==> flow/design.v <==
`timescale 1ns/1ns
module MBSsoc_apic(
    input                           clk,
    input                           rst_n,
    input  [16-1:0]     int_vec,
    input  [2-1:0]          int_able,
    input  [20-1:0]     syscall_code1,syscall_code0,
    input  [2:0]                    ctrl_in,
    input  [32-1:0]        data_in,
    output reg [16-1:0] int_num_out0,int_num_out1,
    output reg [16-1:0] int_ack,
    output [32-1:0]        cpu0_pc,cpu1_pc,
    output reg                      cpu1_en
);
    reg [16-1:0]        int_vec_r;
    reg [32-1:0]           conf_r;
    reg [32-1:0]           cpu0_pc_r = 32'd0;
    reg [32-1:0]           cpu1_pc_r = 32'd0;
    assign cpu0_pc = cpu0_pc_r;
    assign cpu1_pc = cpu1_pc_r;
    reg                             syscall0,syscall1;
    reg [20-1:0]        syscall_code1_r,syscall_code0_r;
    always @(posedge clk)
    case (ctrl_in)
        3'b001: conf_r    <= data_in; 
        3'b010: cpu0_pc_r <= data_in;
        3'b100: cpu1_pc_r <= data_in;
        default: {conf_r,cpu0_pc_r,cpu1_pc_r} <= {conf_r,cpu0_pc_r,cpu1_pc_r};
    endcase
    always @(int_vec)
    begin
        int_vec_r <= int_vec;  
        if(int_vec_r[6] == 1'b1)
        begin
            syscall0 <= 1'b1;
            syscall_code0_r <= syscall0;
        end 
        if(int_vec_r[7] == 1'b1)
        begin 
            syscall1 <= 1'b1;  
            syscall_code1_r <= syscall1;
        end
    end
    always @(negedge clk)
    if(int_vec_r || syscall0 || syscall1)
    begin
        if(syscall0)
        begin
            case (syscall_code0)
            20'b00000000000000000001: 
            begin
                cpu1_en <= 1'b1;
            end
            endcase
            syscall0 <= 1'b0; 
        end
        if(int_able[1] && !conf_r[1])
        begin
            if(int_vec_r[0])
            begin
                int_num_out1            <= 0;
                int_ack[0]  <= 1'b1;
            end
            else
            if(int_vec_r[1])
            begin
                int_num_out1          <= 1;
                int_ack[1]     <= 1'b1;
            end
            else
            if(int_vec_r[2])
            begin
                int_num_out1          <= 2;
                int_ack[2]      <= 1'b1;
            end
            else
            if(int_vec_r[3])
            begin
                int_num_out1          <= 3;
                int_ack[3]   <= 1'b1;
            end
            else
            if(int_vec_r[4])
            begin
                int_num_out1          <= 4;
                int_ack[4]  <= 1'b1;
            end
        end
        else
        if(int_able[0] && !conf_r[0])
        begin
            if(int_vec_r[0])
            begin
                int_num_out0          <= 0;
                int_ack[0]  <= 1'b1;
            end
            else
            if(int_vec_r[1])
            begin
                int_num_out0          <= 1;
                int_ack[1]     <= 1'b1;
            end
            else
            if(int_vec_r[2])
            begin
                int_num_out0          <= 2;
                int_ack[2]      <= 1'b1;
            end
            else
            if(int_vec_r[3])
            begin
                int_num_out0          <= 3;
                int_ack[3]   <= 1'b1;
            end
            else
            if(int_vec_r[4])
            begin
                int_num_out0          <= 4;
                int_ack[4]  <= 1'b1;
            end
        end        
    end
    else
    begin
        int_num_out0    <= 16'd0;
        int_num_out1    <= 16'd0;
        int_ack         <= 16'd0;
        cpu1_en         <= 1'b0;
    end
endmodule
# Step by step through the tools: MBSsoc_apic
# What the tools print for MBSsoc_apic, step after step.
# Lines are those of the file above, counted from 1.
# Cell names lack the library's common part.
# The mark n/a stands for no value.
# inputs
design	MBSsoc_apic
clock_port	clk
library	sky130hd
lib_corner	tt_025C_1v80

# Word level
# Yosys after proc, flatten, opt, wreduce and memory -nomap, before mapping. Memory bits, and registers merged into a memory's read port (data or address), are not among the register bits. Print and check cells are not counted. Equal cells are merged and count once.
# classes
muxes	30
eq_ne	3
reduce_and_logical	8
logic	1
# ops
op	n
16-bit 2-to-1 mux	5
1-bit 2-to-1 mux	25
5-bit nonzero test	1
3-bit by 1-bit equality test with 1-bit output with constant B	1
3-bit by 2-bit equality test with 1-bit output with constant B	1
3-bit equality test with constant B	1
3-bit AND reduction	1
1-bit logical AND	2
1-bit logical NOT	2
2-bit AND reduction	1
2-bit nonzero test	1
1-bit NOT	1
# bits
in_bits	95
out_inout_bits	113
reg_bits	103

# Depth
# Depth = most cells in a row (Yosys ltp): at word level without a register or memory, in the mapped netlist without a sequential cell, where the memories' decode and read muxes count.
# depth
depth_word	7
ABC_AREA	0
depth_mapped	2

# After synthesis
# Source: synth_stat.txt of the flow (Yosys; design flattened, memories mapped). It holds for the ABC_AREA given above (unset counts as 0); a run with the other value may have another netlist.
# mapped
stdcells	144
synth_area_um2	2788.9
seqArea_um2	2312.2
flip_flops	77
# types
cell_type	n
edfxtp_1	77
buf_4	38
a2111oi_4	1
nor3b_1	3
a21oi_1	4
nand2b_1	3
or2_2	3
inv_1	4
nor4_2	1
or2_1	2
a221oi_1	1
or2_4	1
a211oi_1	1
conb_1	2
nor2_1	2
nand2_1	1

# MBSsoc_apic through Yosys and OpenROAD on sky130hd: 2 stored runs, unordered, with their settings and measured results. The constraints put input and output delay at 20% of the set period each and load the outputs with 0.01 pF.
# Settings: . = not set for that run.
# Among the results, . means that no value is shown for the run.
stored run	period_ns	SETUP_SLACK_MARGIN	CAP_MARGIN	CORE_MARGIN	CORE_UTILIZATION	SLEW_MARGIN	PLACE_DENSITY_LB_ADDON	CORE_ASPECT_RATIO	CELL_PAD_IN_SITES_GLOBAL_PLACEMENT	TNS_END_PERCENT	GPL_ROUTABILITY_DRIVEN	worst_setup_slack_ns	dieArea_um2	post_route_stdcell_area_um2	synthArea_um2
run 1	2.94	0.26	20	2	40	20	.	.	.	.	.	-0.018	7656.2	4256.6	2788.9
run 2	2.05	0.61	20	3	52	40	0.19	1.1	2	85	1	.	.	.	.
# Run 2: did not finish, placement stopped with FLW-0024
